==> flow/design.v <==
module counter(
input clk_in, presetn,
input en, load, ud,
input count_enable,
input [7:0] reg_tdr,
output reg [7:0] cnt,
output reg [7:0] last_cnt
);
always @(posedge clk_in or negedge presetn ) begin
  if(!presetn)
     cnt <= 1'b0;
  else begin
     if(load == 1'b1)
        cnt <= reg_tdr;
     else begin
        if(en==1'b0)  
	  cnt<=cnt;
	else
          if(count_enable == 1'b0)
	      cnt <= cnt;
	  else
	    if(ud==1'b1)
               cnt<= cnt-1'b1;
	    else 
	       cnt<= cnt+1'b1;
     end
   end
end
always @(posedge clk_in or negedge presetn)
  if(!presetn)
    last_cnt <= 8'h00;
  else
    last_cnt <= cnt;
endmodule
* Tool chain data of counter
Tool output for the design above, in the order of the flow. Line numbers count from 1 in the design file above. Operators: Yosys type, input widths -> output width; for muxes data width and select width s. Cell names lack the library's common part. A cell with n/a has no value.
Design: top module counter, clock clk_in, cell library sky130hd, corner tt_025C_1v80

* Word level
Counts by Yosys on the flattened word-level netlist (proc, flatten, opt, wreduce; memories kept). Register bits leave out memories and registers merged into their read ports (data or address). Print and check cells are left out. Cells with the same type and inputs are merged into one.
Word-level totals: bits in registers 16, input port bits 14, elaborated cells 11
Operators by class: add/subtract/negate cells 2, muxes and demuxes 4, reductions and logical operators 3
Operator list (number):
- $mux 8 | 4
- $add 8x1->8 const B | 1
- $sub 8x1->8 const B | 1
- $reduce_bool 2->1 | 2
- $reduce_and 2->1 | 1

* Logic depth
Longest topological path by Yosys (ltp), each cell counted once; first at word level (registers and memories cut), then after technology mapping (sequential cells cut; the memories' decode and read muxes count).
Logic depth: depth in word-level cells 5, ABC_AREA 0, depth in mapped cells 7, depth with buffers taken out 7

* After synthesis
The flow's flattened synthesis, as Yosys stat reports it; memories are mapped. The netlist is that of the ABC_AREA named above (0 if unset); the other value can give another one.
Cell types (number):
- dfrtp_1 | 16
- ha_1 | 6
- nand2_1 | 10
- a21oi_1 | 6
- nor2_1 | 7
- o21ai_0 | 5
- nand3b_1 | 3
- a211oi_4 | 1
- fa_1 | 1
- inv_1 | 5
- a2111oi_2 | 1
- nand3_1 | 3
- nor3_1 | 3
- nor3b_1 | 2
- o21ai_1 | 3
- nor2b_1 | 2
- o211ai_2 | 1
- a2111o_1 | 1
Other cell types: 17; their cells: 18.
Mapped netlist: mapped cells 94, mapped area 919.6 µm², area of sequential cells 400.4 µm², flip-flop cells 16, buffers 3

* Worst setup path after synthesis
Path of least setup slack by OpenSTA after synthesis, without wires, with an ideal clock, recovery checks aside; 20% of the period is set as input and as output delay. Where synthesis merged equal registers, the netlist keeps one of their names.
Timing path after synthesis: path type reg2reg, start reg cnt[0], end reg cnt[6], period 2200 ps, library setup time 71 ps, data arrival time 1835 ps, data required time 2129 ps, setup slack 294 ps, path delay 1906 ps, driving pins on the path 8, synthesis period reached 1906 ps
"path delay" is the arrival time less input delay plus setup time. "driving pins on the path" counts driving pins, that of a launching flip-flop among them; a cell with two outputs on the path counts twice. "synthesis period reached" = period - worst setup slack (recovery checks aside). The figure is calculated, with input and output delays left at 20% of the set period. The rows between start and end are the longest chain of elaborated cells between them; the timing report does not say that the signal goes this way. Where chains are equally long, one stands for them. Each line given opens the expression or statement behind the cell; cells for indexed reads and writes are added by Yosys, which also makes memories of some case tables. A register here has more assigning lines than the two given.
Between the ends, after synthesis: cells stage by stage dfrtp_1 inv_1 fa_1 and2b_1 o31a_1 o21ai_1 a2111o_1 nand4_1, cells in the longest elaborated chain 5
Ends and longest elaborated chain, after synthesis:
- start: declaration | RTL line 6 | output reg [7:0] cnt,
- start: assignment | RTL line 14 | cnt <= reg_tdr;
- start: assignment | RTL line 17 | cnt<=cnt;
- $add 8x1->8 | RTL line 25 | cnt<= cnt+1'b1;
- $mux 8 | RTL line 22 | if(ud==1'b1)
- $mux 8 | RTL line 19 | if(count_enable == 1'b0)
- $mux 8 | RTL line 16 | if(en==1'b0)
- $mux 8 | RTL line 13 | if(load == 1'b1)
- end: assignment | RTL line 14
- end: assignment | RTL line 17
- end: declaration | RTL line 6

* Worst path after layout
Path of least setup slack in the final report of record 1 (OpenROAD, finished layout, wires in). Where an end is a register, its clock arrival counts in the times. The path's times are printed in steps of 10 ps; the period is the one set.
Timing path after layout: path type reg2reg, start reg cnt[1], end reg cnt[5], period 1700 ps, library setup time 110 ps, data arrival time 1940 ps, data required time 1880 ps, setup slack -60 ps, driving pins on the path 8
The rows between start and end are the longest chain of elaborated cells between them; the timing report does not say that the signal goes this way. Where chains are equally long, one stands for them. A register here has more assigning lines than the two given.
Between the ends, after layout: cells stage by stage dfrtp_2 ha_4 a211oi_4 buf_4 o21bai_1 a21oi_2 mux2i_1 nand3_1, cells in the longest elaborated chain 5
Ends and longest elaborated chain, after layout:
- start: declaration | RTL line 6 | output reg [7:0] cnt,
- start: assignment | RTL line 14 | cnt <= reg_tdr;
- start: assignment | RTL line 17 | cnt<=cnt;
- $add 8x1->8 | RTL line 25 | cnt<= cnt+1'b1;
- $mux 8 | RTL line 22 | if(ud==1'b1)
- $mux 8 | RTL line 19 | if(count_enable == 1'b0)
- $mux 8 | RTL line 16 | if(en==1'b0)
- $mux 8 | RTL line 13 | if(load == 1'b1)
- end: assignment | RTL line 14
- end: assignment | RTL line 17
- end: declaration | RTL line 6

Lab notebook: counter

Module counter, platform sky130hd: 2 stored runs of the flow (Yosys, OpenROAD) with differing settings, in no particular order. Input and output delays are each 20% of the period that was set; the output load is 0.01 pF.
"period achieved": clock period set for the run, less the worst setup slack. It is reckoned from that one timing run; input and output delays stay at 20% of the period that was set.

* Record 1 | settings: period_ns 1.7; CAP_MARGIN 20; CORE_MARGIN 2; CORE_UTILIZATION 40; SLEW_MARGIN 20 | results: mapped cell area after synthesis 919.6 µm²; period achieved 1762 ps; worst setup slack after layout -62 ps; area of the die 2698.8 µm²; standard-cell area after layout 1537.7 µm²; post-route utilization 0.702
* Record 2 | settings: period_ns 1.29; CORE_UTILIZATION 49; SETUP_SLACK_MARGIN 0.05; PLACE_DENSITY 0.88; HOLD_SLACK_MARGIN 0.09; CELL_PAD_IN_SITES_GLOBAL_PLACEMENT 0; CELL_PAD_IN_SITES_DETAIL_PLACEMENT 2; TNS_END_PERCENT 30; GPL_TIMING_DRIVEN 0; GPL_ROUTABILITY_DRIVEN 1; CTS_CLUSTER_SIZE 32; CTS_CLUSTER_DIAMETER 357; CAP_MARGIN 20; CORE_MARGIN 2; SLEW_MARGIN 20 | no results, placement failed with DPL-0033
